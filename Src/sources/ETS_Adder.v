==> flow/design.v <==
`timescale 1ns / 1ps
module adder_8(
	input clk,
	input rst_n,
	output reg [7:0] counter,
	output C,
	input en,
	input clr
    );
	always @ (posedge clk or negedge rst_n) begin
		if(~rst_n) begin
			counter <= 0;
		end
		else begin
			if(clr) begin
				counter <= 0;
			end
			else begin
				if(en) begin
					counter <= counter + 1;
				end
			end
		end
	end
	assign  C = (counter == 8'hff) & en & (~clr);
endmodule
module Counter_32 (
	input clk,
	input rst_n,
	input clr,
	input en,
	input [31:0] cmp_data,
	output [31:0]data_out,
	output full
    );
	wire [31:0] counter;
	wire C_7_8;
	wire C_15_16;
	wire C_23_24;
	adder_8 inst_adder_7_0 (.clk(clk), .rst_n(rst_n), .counter(counter[7:0]), .C(C_7_8), .en(en), .clr(clr));
	adder_8 inst_adder_15_8 (.clk(clk), .rst_n(rst_n), .counter(counter[15:8]), .C(C_15_16), .en(en & C_7_8), .clr(clr));
	adder_8 inst_adder_23_16 (.clk(clk), .rst_n(rst_n), .counter(counter[23:16]), .C(C_23_24), .en(en & C_15_16), .clr(clr));
	adder_8 inst_adder_31_24 (.clk(clk), .rst_n(rst_n), .counter(counter[31:24]), .C(), .en(en & C_23_24), .clr(clr));
	wire cmp_0 = counter[7:0] >= cmp_data[7:0];
	wire cmp_1 = counter[15:8] >= cmp_data[15:8];
	wire cmp_2 = counter[23:16] >= cmp_data[23:16];
	wire cmp_3 = counter[31:24] >= cmp_data[31:24];
	assign data_out = counter;
	assign full = cmp_3 & cmp_2 & cmp_1 & cmp_0;
endmodule
module ETS_Adder(
	input clk,
	input reset,
	input [31:0] Average,
	input data_in,
	output [31:0] data,
	input en_count,
	input start,
	output reg done
    );
	localparam IDLE = 2'b00;
	localparam BUSY = 2'b01;
	localparam DONE = 2'b10;
	localparam CLR  = 2'b11;
	reg clr;
	reg en;
	wire finish;
	reg [1:0]state,next_state;
	always @(posedge clk or posedge reset) begin
		if(reset) begin
			state <= IDLE;
		end
		else begin
			state <= next_state;
		end
	end
	always @ (*) begin
		clr = 0;
		done = 0;
		en = 0;
		next_state = state;
		case(state)
		IDLE:begin
			if(start) begin
				next_state = BUSY;
			end
		end
		BUSY:begin
			en = 1;
			if(finish) begin
				next_state = DONE;
			end
		end
		DONE:begin
			done = 1;
			if(~start) begin
				next_state = CLR;
			end
		end
		CLR:begin
			clr = 1;
			next_state = IDLE;
		end
		endcase
	end
	wire run_enable = en & en_count;
	Counter_32 U_Counter_d(
		.clk(clk),
		.rst_n(~reset),
		.clr(clr),
		.en(run_enable && data_in),
		.cmp_data(0),
		.data_out(data),
		.full()
    );
	Counter_32 U_Counter(
		.clk(clk),
		.rst_n(~reset),
		.clr(clr),
		.en(run_enable),
		.cmp_data(Average - 1),
		.data_out(),
		.full(finish)
    );
endmodule
From RTL to reports: ETS_Adder
What the tools print for ETS_Adder, step after step.
Lines are those of the file above, counted from 1.
Library cell names are shortened.
{"block": "design", "top_module": "ETS_Adder", "clk_port": "clk", "cell_library": "sky130hd", "corner": "tt_025C_1v80"}

Word-level counts
Counts by Yosys on the flattened word-level netlist (proc, flatten, opt, wreduce; memories kept). Register bits leave out memories and registers merged into their read ports (data or address). Print and check cells are left out. Cells with the same type and inputs are merged into one.
{"block": "word_totals", "ff_bits": 66, "latchBits": 0, "mem_bits_rw": 0, "mem_bits_ro": 0, "clocked_rd_ports_x_width": 0, "n_memories": 0, "input_bits": 37, "out_inout_bits": 33, "elab_cells": 94}
{"block": "classes", "add_sub_neg": 9, "mul": 0, "div_mod_pow": 0, "n_cmp": 4, "equal": 12, "shifts": 0, "muxes": 23, "bitwise": 23, "reduce_logical": 14}
{"block": "ops", "cell": "2-to-1 mux 8 bit", "count": 16}
{"block": "ops", "cell": "adder 8 x 1 -> 8 bit (second input constant)", "count": 8}
{"block": "ops", "cell": "== test 8 bit (second input constant)", "count": 6}
{"block": "ops", "cell": "subtractor 32 x 1 -> 32 bit (second input constant)", "count": 1}
{"block": "ops", "cell": "greater-or-equal comparator 8 bit", "count": 4}
{"block": "ops", "cell": "bitwise AND 1 bit", "count": 22}
{"block": "ops", "cell": "nonzero test 2 bit", "count": 8}
{"block": "ops", "cell": "OR reduction 3 bit", "count": 3}
{"block": "ops", "cell": "parallel mux 2 bit (select 4 bit)", "count": 1}
{"block": "ops", "cell": "parallel mux 1 bit (select 2 bit)", "count": 3}
{"block": "ops", "cell": "2-to-1 mux 2 bit", "count": 3}
{"block": "ops", "cell": "== test 2 bit (second input constant)", "count": 2}
{"block": "ops", "cell": "inequality test 2 bit (second input constant)", "count": 2}
{"block": "ops", "cell": "AND reduction 3 bit", "count": 1}
{"block": "ops", "cell": "== test 2 x 1 -> 1 bit (second input constant)", "count": 1}
{"block": "ops", "cell": "inequality test 2 x 1 -> 1 bit (second input constant)", "count": 1}
{"block": "ops", "cell": "logical NOT 2 bit", "count": 1}
{"block": "ops", "cell": "logical AND 1 bit", "count": 1}
{"block": "ops", "cell": "inverter 1 bit", "count": 1}

Longest topological paths
Depth = most cells in a row (Yosys ltp): at word level without a register or memory, in the mapped netlist without a sequential cell, where the memories' decode and read muxes count.
{"block": "depth", "word_depth": 16, "abc_area": 1, "ltp_mapped": 19, "ltp_nobuf": 19}

After synthesis
The flow's flattened synthesis, as Yosys stat reports it; memories are mapped. The netlist is that of the ABC_AREA named above (0 if unset); the other value can give another one.
{"block": "by_type", "cell_type": "dfrtp_1", "count": 67, "area_total_um2": 1.68E+03}
{"block": "by_type", "cell_type": "nand2_1", "count": 165, "area_total_um2": 619.344}
{"block": "by_type", "cell_type": "ha_1", "count": 41, "area_total_um2": 512.992}
{"block": "by_type", "cell_type": "nand3_1", "count": 80, "area_total_um2": 400.384}
{"block": "by_type", "cell_type": "nor2_1", "count": 91, "area_total_um2": 341.578}
{"block": "by_type", "cell_type": "inv_1", "count": 87, "area_total_um2": 326.563}
{"block": "by_type", "cell_type": "xor2_1", "count": 31, "area_total_um2": 271.51}
{"block": "by_type", "cell_type": "nand4_1", "count": 27, "area_total_um2": 168.912}
{"block": "by_type", "cell_type": "xnor2_1", "count": 16, "area_total_um2": 140.134}
{"block": "by_type", "cell_type": "o21ai_0", "count": 22, "area_total_um2": 110.106}
{"block": "by_type", "cell_type": "a21oi_1", "count": 19, "area_total_um2": 95.091}
{"block": "by_type", "cell_type": "nor3_1", "count": 16, "area_total_um2": 80.077}
{"block": "by_type", "cell_type": "nand2_4", "count": 4, "area_total_um2": 45.043}
{"block": "by_type", "cell_type": "nor3_2", "count": 4, "area_total_um2": 40.038}
{"block": "by_type", "cell_type": "o31ai_1", "count": 5, "area_total_um2": 37.536}
{"block": "by_type", "cell_type": "or2_2", "count": 5, "area_total_um2": 31.28}
{"block": "by_type", "cell_type": "dfstp_2", "count": 1, "area_total_um2": 26.275}
{"block": "by_type", "cell_type": "a21o_1", "count": 3, "area_total_um2": 22.522}
Other cell types: 24; their cells: 43.
{"block": "synth_totals", "stdcells": 727, "mapped_area_um2": 5268.8, "seq_area_um2": 1702.9, "flip_flops": 68, "buffers": 12}

Path before layout
OpenSTA on the mapped netlist: ideal clock, no wires. The path of least setup slack (recovery checks aside). Input and output delay are each 20% of the period. Register names are those of the netlist, which keeps one name where synthesis merged equal registers.
{"block": "synth_timing", "kind": "input-to-reg", "from": "input Average[0]", "to": "register state", "period_ns": 4.63, "input_delay_ns": 0.926, "setup_time_ns": 0.123, "t_first_pin_ns": 0.926, "arrival_ns": 2.699, "t_required_ns": 4.507, "slack_ns": 1.808, "delay_ns": 1.896, "driving_pins": 15, "n_path_buf": 0, "period_less_setup_slack_ns": 2.822}
"delay_ns" is the arrival time less input delay plus setup time.
"driving_pins" counts driving pins, that of a launching flip-flop among them; a cell with two outputs on the path counts twice.
"period_less_setup_slack_ns" is the clock period less the worst setup slack; recovery checks do not enter. This is arithmetic on one report: input and output delays are still those of the set period (20% each).
Where an end lacks its bit number, it is one bit of the signal, or one of the new flip-flops if synthesis recoded a state register.
The rows between start and end are the longest chain of elaborated cells between them; the timing report does not say that the signal goes this way. Where chains are equally long, one stands for them.
Each line given opens the expression or statement behind the cell; cells for indexed reads and writes are added by Yosys, which also makes memories of some case tables.
{"block": "synth_via", "path_cell_list": "inv_1 > ha_1 > nand2_1 > nor3_2 > nand2_1 > nor2_1 > xnor2_1 > ha_1 > nand2_1 > nor2_1 > nand4_1 > nand3_1 > nand2_1 > o21ai_0 > nand2_1", "elab_chain_len": 7, "cells_between": 12, "lines_between": 8, "classes_between": "add/sub: 1; compare: 4; eq/ne: 1; mux: 2; logic: 3; reduce/logical: 1"}
{"block": "synth_rtl", "item": "start: declaration", "line": 54, "rtl": "input [31:0] Average,"}
{"block": "synth_rtl", "item": "subtractor 32 x 1 -> 32 bit", "line": 121, "rtl": ".cmp_data(Average - 1),"}
{"block": "synth_rtl", "item": "greater-or-equal comparator 8 bit", "line": 47, "rtl": "wire cmp_3 = counter[31:24] >= cmp_data[31:24];"}
{"block": "synth_rtl", "item": "bitwise AND 1 bit (3 in a row)", "line": 49, "rtl": "assign full = cmp_3 & cmp_2 & cmp_1 & cmp_0;"}
{"block": "synth_rtl", "item": "2-to-1 mux 2 bit", "line": 90, "rtl": "if(finish) begin"}
{"block": "synth_rtl", "item": "parallel mux 2 bit (select 4 bit)", "line": 82, "rtl": "case(state)"}
{"block": "synth_rtl", "item": "end: assignment", "line": 71, "rtl": "state <= IDLE;"}
{"block": "synth_rtl", "item": "end: assignment", "line": 74, "rtl": "state <= next_state;"}
{"block": "synth_rtl", "item": "end: declaration", "line": 68, "rtl": "reg [1:0]state,next_state;"}

Timing after layout
Path of least setup slack in the final report of entry A (OpenROAD, finished layout, wires in). Where an end is a register, its clock arrival counts in the times.
{"block": "layout_timing", "kind": "input-to-reg", "from": "input Average[0]", "to": "register state", "period_ns": 5.64, "input_delay_ns": 1.13, "setup_time_ns": 0.11, "t_first_pin_ns": 1.13, "arrival_ns": 3.75, "t_required_ns": 5.86, "slack_ns": 2.11, "driving_pins": 16, "n_path_buf": 1}
Where an end lacks its bit number, it is one bit of the signal, or one of the new flip-flops if synthesis recoded a state register.
The rows between start and end are the longest chain of elaborated cells between them; the timing report does not say that the signal goes this way. Where chains are equally long, one stands for them.
{"block": "layout_via", "path_cell_list": "clkdlybuf4s50_1 > inv_1 > ha_1 > nand2_1 > nor3_2 > nand2_1 > nor2_1 > xnor2_1 > ha_1 > nand2_1 > nor2_1 > nand4_1 > nand3_1 > nand2_1 > o21ai_0 > nand2_1", "elab_chain_len": 7, "cells_between": 12, "lines_between": 8, "classes_between": "add/sub: 1; compare: 4; eq/ne: 1; mux: 2; logic: 3; reduce/logical: 1"}
{"block": "layout_rtl", "item": "start: declaration", "line": 54, "rtl": "input [31:0] Average,"}
{"block": "layout_rtl", "item": "subtractor 32 x 1 -> 32 bit", "line": 121, "rtl": ".cmp_data(Average - 1),"}
{"block": "layout_rtl", "item": "greater-or-equal comparator 8 bit", "line": 47, "rtl": "wire cmp_3 = counter[31:24] >= cmp_data[31:24];"}
{"block": "layout_rtl", "item": "bitwise AND 1 bit (3 in a row)", "line": 49, "rtl": "assign full = cmp_3 & cmp_2 & cmp_1 & cmp_0;"}
{"block": "layout_rtl", "item": "2-to-1 mux 2 bit", "line": 90, "rtl": "if(finish) begin"}
{"block": "layout_rtl", "item": "parallel mux 2 bit (select 4 bit)", "line": 82, "rtl": "case(state)"}
{"block": "layout_rtl", "item": "end: assignment", "line": 71, "rtl": "state <= IDLE;"}
{"block": "layout_rtl", "item": "end: assignment", "line": 74, "rtl": "state <= next_state;"}
{"block": "layout_rtl", "item": "end: declaration", "line": 68, "rtl": "reg [1:0]state,next_state;"}

FLOW RESULTS
============

Flow measurements of ETS_Adder on sky130hd: 2 stored runs with different settings, listed in no order. Input and output delays are each 20% of the period that was set; the output load is 0.01 pF.
By "clock_period_reached_ns" is meant the clock period of the run minus its worst setup slack. This is arithmetic on one report: input and output delays are still those of the set period (20% each).
By "worst_setup_path_time_ns" is meant the share of the clock period that the worst setup path is allowed (20% is reserved at inputs, 20% at outputs), minus its slack. Clock arrival times at its registers enter into it.
By "power.total_uw" is meant OpenSTA's value without simulated activity: inputs other than the clock are taken to toggle once in ten clock periods, and the tool carries that through the logic.

{"run": "entry A", "settings": { "period_ns": 5.64, "CORE_UTILIZATION": 33, "SETUP_SLACK_MARGIN": -0.36, "PLACE_DENSITY_LB_ADDON": 0.05, "CORE_ASPECT_RATIO": 1.18, "CELL_PAD_IN_SITES_GLOBAL_PLACEMENT": 3, "CELL_PAD_IN_SITES_DETAIL_PLACEMENT": 1, "ABC_AREA": 1, "GPL_ROUTABILITY_DRIVEN": 0, "CTS_CLUSTER_DIAMETER": 78, "MAX_ROUTING_LAYER": "met5", "CAP_MARGIN": 20, "CORE_MARGIN": 2, "SLEW_MARGIN": 20 }, "results": { "worst_setup_path_time_ns": 2.40, "timing.worst_path_kind": "input-to-reg", "die_area_um2": 16996.4, "timing.hold.ws_ns": 0.486, "setup_worst_slack_ns": 2.111, "utilization_frac": 0.411, "synthArea_um2": 5268.8, "power.total_uw": 1401, "setupTns_ns": 0.000, "clock_period_reached_ns": 3.529 }}
{"run": "entry B", "settings": { "period_ns": 4.05, "CORE_UTILIZATION": 30, "SETUP_SLACK_MARGIN": 0.41, "PLACE_DENSITY_LB_ADDON": 0.24, "CELL_PAD_IN_SITES_DETAIL_PLACEMENT": 0, "TNS_END_PERCENT": 30, "CAP_MARGIN": 30, "SLEW_MARGIN": 40, "MAX_ROUTING_LAYER": "met4", "CORE_MARGIN": 2 }, "results": { "worst_setup_path_time_ns": 2.75, "timing.worst_path_kind": "input-to-reg", "die_area_um2": 16410.9, "timing.hold.ws_ns": 0.527, "setup_worst_slack_ns": 0.494, "utilization_frac": 0.42, "synthArea_um2": 4620.7, "power.total_uw": 1915, "setupTns_ns": 0.000, "clock_period_reached_ns": 3.556 }}

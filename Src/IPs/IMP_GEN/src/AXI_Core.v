==> flow/design.v <==
`timescale 1ns/1ns
module AXI_Core #(
    parameter NATIVE_ADDR_WDITH       = 2,                
    parameter NATIVE_DATA_WIDTH       = 32,
    parameter S_AXI_ADDR_WIDTH     = 4,               
    parameter S_AXI_DATA_WIDTH     = 32
)(
    input                             S_AXI_aclk,
    input                             S_AXI_aresetn,
    input  [S_AXI_ADDR_WIDTH-1:0]                   S_AXI_araddr,
    output reg                        S_AXI_arready,
    input                             S_AXI_arvalid,
    input  [2:0]                      S_AXI_arprot,
    input [S_AXI_ADDR_WIDTH-1:0]                    S_AXI_awaddr,
    output reg                        S_AXI_awready,
    input                             S_AXI_awvalid,
    input  [2:0]                      S_AXI_awprot,
    output  [1:0]                  S_AXI_bresp,  
    input                             S_AXI_bready,
    output reg                        S_AXI_bvalid,
    output reg [S_AXI_DATA_WIDTH-1:0] S_AXI_rdata,
    input                             S_AXI_rready,
    output reg                        S_AXI_rvalid,
    output  [1:0]                  S_AXI_rresp,
    input  [S_AXI_DATA_WIDTH-1:0]     S_AXI_wdata,
    output                         S_AXI_wready,
    input                             S_AXI_wvalid,
    input  [S_AXI_DATA_WIDTH/8-1:0]   S_AXI_wstrb,
    output                                      NATIVE_CLK,
    output  reg                                    NATIVE_EN,
    output                                      NATIVE_WR,
    output    [NATIVE_ADDR_WDITH-1: 0]             NATIVE_ADDR,
    output   reg [NATIVE_DATA_WIDTH-1: 0]             NATIVE_DATA_IN,
    input  [NATIVE_DATA_WIDTH-1: 0]                NATIVE_DATA_OUT,
    input                                       NATIVE_READY
);  
    reg [NATIVE_ADDR_WDITH-1:0] addr;
    always @ (posedge S_AXI_aclk or negedge S_AXI_aresetn) begin
        if(!S_AXI_aresetn) begin
            addr <= {NATIVE_ADDR_WDITH{1'b0}};
        end
        else begin
            case({(S_AXI_arvalid & (~S_AXI_arready)),(S_AXI_awvalid & (~S_AXI_awready))})
                2'b00: begin addr <= addr; end
                2'b01: begin addr <= S_AXI_awaddr[NATIVE_ADDR_WDITH + 1:2]; end
                2'b10: begin addr <= S_AXI_araddr[NATIVE_ADDR_WDITH + 1:2]; end
                2'b11: begin addr <= addr; end
            endcase
        end
    end
    assign NATIVE_ADDR = addr;
    reg wr;
    always @ (posedge S_AXI_aclk or negedge S_AXI_aresetn) begin
        if(~S_AXI_aresetn) begin
            wr <= 1'b0;
        end
        else begin
            case({(S_AXI_arvalid & (~S_AXI_arready)),(S_AXI_awvalid & (~S_AXI_awready))})
                2'b00: begin wr <= wr; end
                2'b01: begin wr <= 1'b1; end
                2'b10: begin wr <= 1'b0; end
                2'b11: begin wr <= wr; end
            endcase
        end
    end
    always @ (posedge S_AXI_aclk or negedge S_AXI_aresetn) begin
        if(~S_AXI_aresetn) begin
            S_AXI_awready <= 1'b0;
        end
        else begin
            if(S_AXI_awvalid && (~S_AXI_awready) && S_AXI_wvalid) begin
                S_AXI_awready <= 1;
            end
            else begin
                S_AXI_awready <= 0;
            end
        end
    end
    assign S_AXI_wready = wr?NATIVE_READY:1'b0;
    always @ (posedge S_AXI_aclk or negedge S_AXI_aresetn) begin
        if(~S_AXI_aresetn) begin
            NATIVE_DATA_IN <= 'b0;
        end
        else begin
            if(S_AXI_wvalid && S_AXI_awvalid && (~S_AXI_awready)) begin
                NATIVE_DATA_IN <= S_AXI_wdata[NATIVE_DATA_WIDTH-1:0];
            end
            else begin
                NATIVE_DATA_IN <= NATIVE_DATA_IN;
            end
        end
    end
    assign S_AXI_bresp = 2'b00;
    always @ (posedge S_AXI_aclk or negedge S_AXI_aresetn) begin
        if(~S_AXI_aresetn) begin
            S_AXI_bvalid <= 0;
        end
        else begin
            if(NATIVE_READY && wr && (~S_AXI_bvalid)) begin
                S_AXI_bvalid <= 1'b1;
            end
            else begin
                if(S_AXI_bvalid && S_AXI_bready) begin
                    S_AXI_bvalid <= 1'b0;
                end
            end
        end
    end
    always @ (posedge S_AXI_aclk or negedge S_AXI_aresetn) begin
        if(~S_AXI_aresetn) begin
            S_AXI_arready <= 1'b0;
        end
        else begin
            if(S_AXI_arvalid && (~S_AXI_arready)) begin
                S_AXI_arready <= 1;
            end
            else begin
                S_AXI_arready <= 0;
            end
        end
    end
    assign S_AXI_rresp = 2'b00;
    always @ (posedge S_AXI_aclk or negedge S_AXI_aresetn) begin
        if(~S_AXI_aresetn) begin
            S_AXI_rdata <= 'b0;
            S_AXI_rvalid <= 1'b0;
        end
        else begin
            if((~wr) && NATIVE_READY && (~S_AXI_rvalid)) begin
                S_AXI_rdata <= {'b0,NATIVE_DATA_OUT};
                S_AXI_rvalid <= 1'b1;
            end
            else if(S_AXI_rvalid && S_AXI_rready) begin
                S_AXI_rdata <= S_AXI_rdata;
                S_AXI_rvalid <= 1'b0;
            end
        end
    end
    always @ (posedge S_AXI_aclk or negedge S_AXI_aresetn) begin
        if(~S_AXI_aresetn) begin
            NATIVE_EN <= 0;
        end
        else begin
            if(S_AXI_arvalid && (~S_AXI_arready)) begin
                NATIVE_EN <= 1;
            end
            else if(S_AXI_awvalid && (~S_AXI_awready) && S_AXI_wvalid) begin               
                NATIVE_EN <= 1;
            end
            else begin
                NATIVE_EN <= 0;
            end
        end
    end
    assign NATIVE_WR = wr;
    assign NATIVE_CLK = S_AXI_aclk;
endmodule
* Reports on AXI_Core *
Tool output for the design above, in the order of the flow.
Line numbers count from 1 in the design file above.
Cell names lack the library's common part.
The mark -- stands for no value.

inputs
  top = AXI_Core
  clock = S_AXI_aclk
  library = sky130hd
  corner = tt_025C_1v80

* Word-level counts *
Source: Yosys, flattened and elaborated, memories not mapped. Widths are those after wreduce. Registers that Yosys merges into a memory's read port (data or address) are not register bits. Print and check cells do not count. Equal cells are merged and count once.

bit counts
  output and inout bits = 78
  cells after elaboration = 44
  register bits = 72

cells by class
  equal/unequal tests = 3
  multiplexer cells = 10
  bitwise operators = 7
  reductions and logical operators = 15

operators with widths
  kind                                                              number
  1-bit logical AND                                                 11
  1-bit 2-to-1 mux                                                  8
  1-bit NOT                                                         5
  2-bit == test (second input constant)                             2
  2-bit nonzero test                                                2
  2-bit parallel mux with 2-bit select                              1
  1-bit AND                                                         2
  2-bit by 1-bit == test with 1-bit output (second input constant)  1
  2-bit zero test                                                   1
  2-bit OR reduction                                                1
  1-bit parallel mux with 2-bit select                              1

* Longest topological paths *
Depth = most cells in a row (Yosys ltp): at word level without a register or memory, in the mapped netlist without a sequential cell, where the memories' decode and read muxes count.

logic depth
  word-level depth = 5
  ABC_AREA = 1
  gate-level depth with buffers = 7
  depth with buffers taken out = 7

* Synthesis result *
Source: synth_stat.txt of the flow (Yosys; design flattened, memories mapped). It holds for the ABC_AREA given above (unset counts as 0); a run with the other value may have another netlist.

cells by type
  cell     number  total area (µm²)
  dfrtp_1  72      1.8E+03
  nand2_1  173     649.373
  nand4_1  32      200.192
  buf_2    16      80.077
  buf_4    5       37.536
  buf_6    3       33.782
  inv_1    9       33.782
  ha_1     2       25.024
  nand3_2  2       20.019
  o21ai_0  3       15.014
  inv_2    3       11.261
  nor2_4   1       11.261
  nand3_1  2       10.01
  o21ai_1  1       5.005
  conb_1   1       3.754
  nor2_1   1       3.754

synthesis totals
  flip-flop cells = 72
  area of sequential cells = 1801.7 µm²
  cell count = 326
  cell area after synthesis = 2941.6 µm²

Wiki page: AXI_Core / flow data

Record of 2 stored runs of the RTL-to-layout flow on AXI_Core, platform sky130hd. The runs are unordered. Constraints: input delay and output delay 20% of the set period each, output load 0.01 pF.

Flow run 1
==> flow/run.sh <==
#!/bin/bash
# the make line also repeats the synthesis and layout settings of config.mk as NAME=value (left out here)
make -C /OpenROAD-flow-scripts/flow DESIGN_CONFIG=/design/flow/config.mk WORK_HOME=/design/flow/orfs CLKGATE_MAP_FILE= finish
==> flow/config.mk <==
export PLATFORM = sky130hd
export DESIGN_NAME = AXI_Core
export DESIGN_NICKNAME = AXI_Core
export VERILOG_FILES = /design/flow/design.v
export SDC_FILE = /design/flow/constraint.sdc
export NUM_CORES = 4
export LEC_CHECK = 0
export ABC_AREA = 1
export CAP_MARGIN = 20
export CORE_ASPECT_RATIO = 1.26
export CORE_MARGIN = 2
export CORE_UTILIZATION = 63
export CTS_CLUSTER_DIAMETER = 181
export GPL_TIMING_DRIVEN = 1
export MAX_ROUTING_LAYER = met4
export PLACE_DENSITY_LB_ADDON = 0.14
export SLEW_MARGIN = 0
export TNS_END_PERCENT = 80
==> flow/constraint.sdc <==
create_clock -name core_clock -period 1.07 [get_ports {S_AXI_aclk}]
set_input_delay 0.2140 -clock core_clock [delete_from_list [all_inputs] [get_ports {S_AXI_aclk}]]
set_output_delay 0.2140 -clock core_clock [all_outputs]
set_load 0.01 [all_outputs]

==> results of flow run 1 <==
did not finish, placement stopped with FLW-0024

Flow run 2
==> flow/run.sh <==
#!/bin/bash
# the make line also repeats the synthesis and layout settings of config.mk as NAME=value (left out here)
make -C /OpenROAD-flow-scripts/flow DESIGN_CONFIG=/design/flow/config.mk WORK_HOME=/design/flow/orfs CLKGATE_MAP_FILE= finish
==> flow/config.mk <==
export PLATFORM = sky130hd
export DESIGN_NAME = AXI_Core
export DESIGN_NICKNAME = AXI_Core
export VERILOG_FILES = /design/flow/design.v
export SDC_FILE = /design/flow/constraint.sdc
export NUM_CORES = 4
export LEC_CHECK = 0
export CAP_MARGIN = 20
export CELL_PAD_IN_SITES_DETAIL_PLACEMENT = 2
export CORE_MARGIN = 6
export CORE_UTILIZATION = 68
export CTS_CLUSTER_SIZE = 69
export GPL_ROUTABILITY_DRIVEN = 0
export SETUP_SLACK_MARGIN = 0.29
export SLEW_MARGIN = 20
==> flow/constraint.sdc <==
create_clock -name core_clock -period 1.37 [get_ports {S_AXI_aclk}]
set_input_delay 0.2740 -clock core_clock [delete_from_list [all_inputs] [get_ports {S_AXI_aclk}]]
set_output_delay 0.2740 -clock core_clock [all_outputs]
set_load 0.01 [all_outputs]

==> results of flow run 2 <==
did not finish, placement stopped with GPL-0301
